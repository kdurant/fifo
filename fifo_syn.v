==> flow/design.v <==
module  fifo_syn #
(
    parameter WIDTH = 8,
    parameter DEPTH = 8
)
( 
    input    wire    clk,                 
    input    wire    rst_n,
    input    wire    wr_req,                  
    input    wire    rd_req,                  
    input    wire    [WIDTH-1:0]  data,   
    output   wire    [WIDTH-1:0]  q,      
    output   wire    full,                
    output   wire    empty,               
    output   wire    [clogb2(DEPTH)-1:0] usedw  
);
function integer clogb2 (input integer depth);
begin
    for (clogb2=0; depth>1; clogb2=clogb2+1)  
        depth = depth >>1;                       	
end
endfunction               
(* ramstyle = "M9K" *) reg [WIDTH-1:0]      memory [0:DEPTH-1];
reg [clogb2(DEPTH):0] wr_poi;     
reg [clogb2(DEPTH):0] rd_poi;     
reg [WIDTH-1:0] q_r;             
reg [clogb2(DEPTH)-1:0] usedw_r;    
wire wr_flag;                    
wire rd_flag;                    
assign q = q_r;
assign usedw = usedw_r;
assign full = (wr_poi[clogb2(DEPTH)-1:0]== rd_poi[clogb2(DEPTH)-1:0]) && (wr_poi[clogb2(DEPTH)] ^ rd_poi[clogb2(DEPTH)] == 1);   
assign empty = (wr_poi[clogb2(DEPTH)-1:0]== rd_poi[clogb2(DEPTH)-1:0]) && (wr_poi[clogb2(DEPTH)] ^ rd_poi[clogb2(DEPTH)] == 0);  
assign wr_flag = ((wr_req == 1'b1) && (full == 1'b0));           
assign rd_flag = ((rd_req == 1'b1) && (empty == 1'b0));          
always @(posedge clk or negedge rst_n) 
begin
    if (~rst_n) 
    begin
        wr_poi <= 0;
    end  
    else 
    begin
        wr_poi <= wr_flag ? wr_poi + 1'b1 : wr_poi;
        memory[wr_poi[clogb2(DEPTH)-1:0]] <= wr_flag ? data : memory[wr_poi[clogb2(DEPTH)-1:0]];
    end  
end  
always @(posedge clk or negedge rst_n) 
begin
    if (~rst_n) 
    begin
        rd_poi <= 0;
        q_r <= 0;
    end  
    else 
    begin
        rd_poi <= rd_flag ? rd_poi + 1'b1 : rd_poi;
        q_r <= rd_flag ? memory[rd_poi[clogb2(DEPTH)-1:0]] : q_r;
    end  
end  
always @(posedge clk or negedge rst_n) 
begin
    if (~rst_n) 
    begin
        usedw_r <= 0;
    end  
    else 
    begin
        case ({wr_flag,rd_flag})
            2'b00: 
            begin
                usedw_r <= usedw_r;
            end 
            2'b10: 
            begin
                if (usedw_r == DEPTH-1) 
                begin   
                    usedw_r <= usedw_r;
                end
                else 
                begin
                    usedw_r <= usedw_r + 1'b1;
                end
            end
            2'b01: 
            begin
                if (usedw_r == 0) 
                begin      
                    usedw_r <= usedw_r;
                end
                else 
                begin
                    usedw_r <= usedw_r - 1'b1;
                end
            end
            2'b11: 
            begin
                usedw_r <= usedw_r;
            end                                             
            default:  usedw_r <= 0;
        endcase  
    end  
end  
endmodule
# Tool chain data of fifo_syn
# Tool output for the design above, in the order of the flow.
# Line numbers count from 1 in the design file above.
# A cell with -- has no value.
# setup
top_module,fifo_syn
clock,clk
lib,sky130hd
lib_corner,tt_025C_1v80

# After elaboration
# Yosys after proc, flatten, opt, wreduce and memory -nomap, before mapping. Print and check cells are not counted. Equal cells are merged and count once.
# word_totals
regBits,83
out_inout_bits,13
input_bits,12
wordCells,67
# classes
equal,21
muxes,6
n_reduce_logical,18
add_sub_neg,4
bitwise,6
# op_table
operator,count
parallel mux 8 bit (select 8 bit),1
parallel mux 8 bit (select 7 bit),1
equality test 3 bit with constant B,9
AND reduction 2 bit,8
equality test 3 x 2 -> 1 bit with constant B,4
zero test 3 bit,3
adder 4 x 1 -> 4 bit with constant B,2
two-way mux 8 bit,1
equality test 3 x 1 -> 1 bit with constant B,2
parallel mux 3 bit (select 2 bit),1
two-way mux 3 bit,2
logical AND 1 bit,4
NOT 1 bit,4
equality test 2 bit with constant B,2
inequality test 2 bit with constant B,2
adder 3 x 1 -> 3 bit with constant B,1
subtractor 3 x 1 -> 3 bit with constant B,1
equality test 3 bit,1
AND reduction 3 bit,1
bitwise XOR 1 bit,2
equality test 2 x 1 -> 1 bit with constant B,1
zero test 2 bit,1
OR reduction 2 bit,1

# Depth
# Longest topological path by Yosys (ltp), each cell counted once; first at word level (registers and memories cut), then after technology mapping (sequential cells cut; the memories' decode and read muxes count).
# logic_depth
word_depth,9
ABC_AREA,0
mapped_depth,10
ltp_nobuf,8

# After synthesis
# Yosys stat after the flow's synthesis: flattened, memories mapped to cells. It holds for the ABC_AREA given above (unset counts as 0); a run with the other value may have another netlist.
# synth_totals
ffs,83
cells,321
seq_area_um2,2397.3
yosys_area_um2,4055.1
buffers,22
# types
cell_type,count,area_total_um2
sky130_fd_sc_hd__edfxtp_1,64,1.92E+03
sky130_fd_sc_hd__dfrtp_1,19,475.456
sky130_fd_sc_hd__ha_1,14,175.168
sky130_fd_sc_hd__mux2_2,15,168.912
sky130_fd_sc_hd__a222oi_1,10,100.096
sky130_fd_sc_hd__o21ai_1,20,100.096
sky130_fd_sc_hd__nand2_1,25,93.84
sky130_fd_sc_hd__a22oi_1,12,90.086
sky130_fd_sc_hd__a221oi_1,9,78.826
sky130_fd_sc_hd__a22o_1,8,70.067
sky130_fd_sc_hd__and3_1,9,56.304
sky130_fd_sc_hd__clkbuf_1,13,48.797
sky130_fd_sc_hd__nor2_1,13,48.797
sky130_fd_sc_hd__and2_1,7,43.792
sky130_fd_sc_hd__xnor2_1,5,43.792
sky130_fd_sc_hd__a21oi_1,8,40.038
sky130_fd_sc_hd__o31ai_2,3,37.536
sky130_fd_sc_hd__nand3_1,7,35.034
# Not listed: further types 28, cells in them 60.

# Worst setup path after synthesis
# OpenSTA on the mapped netlist: ideal clock, no wires. The path of least setup slack (recovery checks aside). Input and output delay are each 20% of the period. Register names are those of the netlist, which keeps one name where synthesis merged equal registers.
# synth_path
path_kind,reg2reg
from,register wr_poi[1]
to,register usedw_r[1]
slack_ns,0.528
driving_pins,8
launch_ns,0.000
delay_ns,2.362
period_ns,2.89
path_buffers,1
required_time_ns,2.769
setup_ns,0.121
arrival_ns,2.241
period_less_setup_slack_ns,2.362
# "delay_ns" = arrival - input delay + setup time.
# "driving_pins": output pins that drive a net of the path, with the launching flip-flop's if there is one; two outputs of one cell count as two.
# "period_less_setup_slack_ns" = period - worst setup slack (recovery checks aside). The figure is calculated, with input and output delays left at 20% of the set period.
# Between the ends stands the longest chain of elaborated cells between them, by number of cells; it is not shown to be the way that was timed. Of several equally long chains one is given.
# Each line given opens the expression or statement behind the cell; cells for indexed reads and writes are added by Yosys, which also makes memories of some case tables.
# A register here has more assigning lines than the two given.
# synth_via
cell_sequence,sky130_fd_sc_hd__dfrtp_1 > sky130_fd_sc_hd__xor2_1 > sky130_fd_sc_hd__o41a_1 > sky130_fd_sc_hd__buf_2 > sky130_fd_sc_hd__inv_1 > sky130_fd_sc_hd__ha_1 > sky130_fd_sc_hd__fa_1 > sky130_fd_sc_hd__o22a_1
elab_chain_cells,8
cone_cells,17
classes_between,6 x eq/ne; 1 x mux; 3 x logic; 7 x reduce/logical
# synth_lines
element,line_no,source
start: declaration,24,reg [clogb2(DEPTH):0] wr_poi;
start: assignment,40,wr_poi <= 0;
start: assignment,44,wr_poi <= wr_flag ? wr_poi + 1'b1 : wr_poi;
equality test 3 bit,32,assign full = (wr_poi[clogb2(DEPTH)-1:0]== rd_poi[clogb2(DEPTH)-1:0]) && (wr_poi[clogb2(DEPTH)] ^ rd_poi[clogb ...
logical AND 1 bit,32,
NOT 1 bit,34,assign wr_flag = ((wr_req == 1'b1) && (full == 1'b0));
logical AND 1 bit,34,
equality test 2 bit,69,"case ({wr_flag,rd_flag})"
OR reduction 2 bit,--,
NOT 1 bit,--,
AND reduction 3 bit,--,
end: assignment,72,usedw_r <= usedw_r;
end: assignment,78,usedw_r <= usedw_r;
end: declaration,27,reg [clogb2(DEPTH)-1:0] usedw_r;
# Some nets on the timed path still bear RTL names; the line given drives or declares the net.
# synth_named_nets
net,line_no
wr_flag,34

# Worst path after layout
# Path of least setup slack in the final report of job 2 (OpenROAD, finished layout, wires in). Where an end is a register, its clock arrival counts in the times.
# layout_path
path_kind,reg2reg
from,register wr_poi[2]
to,register memory[7][2]
arrival_ns,3.31
driving_pins,10
period_ns,4.04
path_buffers,4
launch_ns,0.35
setup_ns,0.29
required_time_ns,4.10
slack_ns,0.79
# Between the ends stands the longest chain of elaborated cells between them, by number of cells; it is not shown to be the way that was timed. Of several equally long chains one is given.
# Where a signal picks the word or bit written, the line may be left out of the assigning lines.
# The path ends at the data pin of a flip-flop with enable; ways to the enable are not counted.
# layout_via
cell_sequence,sky130_fd_sc_hd__dfrtp_1 > sky130_fd_sc_hd__buf_2 > sky130_fd_sc_hd__buf_4 > sky130_fd_sc_hd__buf_2 > sky130_fd_sc_hd__inv_1 > sky130_fd_sc_hd__ha_1 > sky130_fd_sc_hd__clkbuf_1 > sky130_fd_sc_hd__a221o_1 > sky130_fd_sc_hd__a211oi_1 > sky130_fd_sc_hd__o31ai_2
elab_chain_cells,5
cone_cells,13
classes_between,8 x eq/ne; 2 x mux; 1 x logic; 2 x reduce/logical
# layout_lines
element,line_no,source
start: declaration,24,reg [clogb2(DEPTH):0] wr_poi;
start: assignment,40,wr_poi <= 0;
start: assignment,44,wr_poi <= wr_flag ? wr_poi + 1'b1 : wr_poi;
equality test 3 bit,32,assign full = (wr_poi[clogb2(DEPTH)-1:0]== rd_poi[clogb2(DEPTH)-1:0]) && (wr_poi[clogb2(DEPTH)] ^ rd_poi[clogb ...
logical AND 1 bit,32,
NOT 1 bit,34,assign wr_flag = ((wr_req == 1'b1) && (full == 1'b0));
logical AND 1 bit,34,
two-way mux 8 bit,45,memory[wr_poi[clogb2(DEPTH)-1:0]] <= wr_flag ? data : memory[wr_poi[clogb2(DEPTH)-1:0]];
end: declaration,23,"(* ramstyle = ""M9K"" *) reg [WIDTH-1:0]      memory [0:DEPTH-1];"

# Top module fifo_syn; platform sky130hd; tools Yosys and OpenROAD; 2 stored runs in no particular order. Input and output delays are each 20% of the period that was set; the output load is 0.01 pF.
# "period_reached_ns" = clock period - worst setup slack. The figure is calculated, with input and output delays left at 20% of the set period.
# "worst_setup_path_time_ns" = time allowed to the worst setup path (clock period - input delay - output delay, where it has them) - its slack; a late launch clock adds to it, a late capture clock takes from it.
# "total_power_mw" rests on the timing tool's default activity at the inputs, not on a simulated workload.
# A setting shown as - is not set for that run.
# Among the results, - means that no value is shown for the run.
stored run,period_ns,CORE_UTILIZATION,SETUP_SLACK_MARGIN,CORE_MARGIN,CELL_PAD_IN_SITES_GLOBAL_PLACEMENT,CELL_PAD_IN_SITES_DETAIL_PLACEMENT,TNS_END_PERCENT,CTS_CLUSTER_DIAMETER,SLEW_MARGIN,MIN_ROUTING_LAYER,MAX_ROUTING_LAYER,CAP_MARGIN,PLACE_DENSITY_LB_ADDON,GPL_TIMING_DRIVEN,CTS_CLUSTER_SIZE,post_route_stdcell_area_um2,utilization_pct,fin_tns_ns,ws_setup_ns,worst_setup_path_time_ns,critical_path_type,period_reached_ns,yosys.chip_area_um2,die_footprint_um2,total_power_mw
job 1,2.29,49,0.02,3,2,2,25,117,10,met2,met5,20,-,-,-,-,-,-,-,-,-,-,-,-,-
job 2,4.04,43,0.53,2,1,0,5,-,20,-,met5,0,0.01,0,67,4652.0,50.6,0.000,0.794,3.25,reg2reg,3.246,4055.1,10223.2,4.018
# Job 1: unfinished; error DPL-0033 in clock tree synthesis
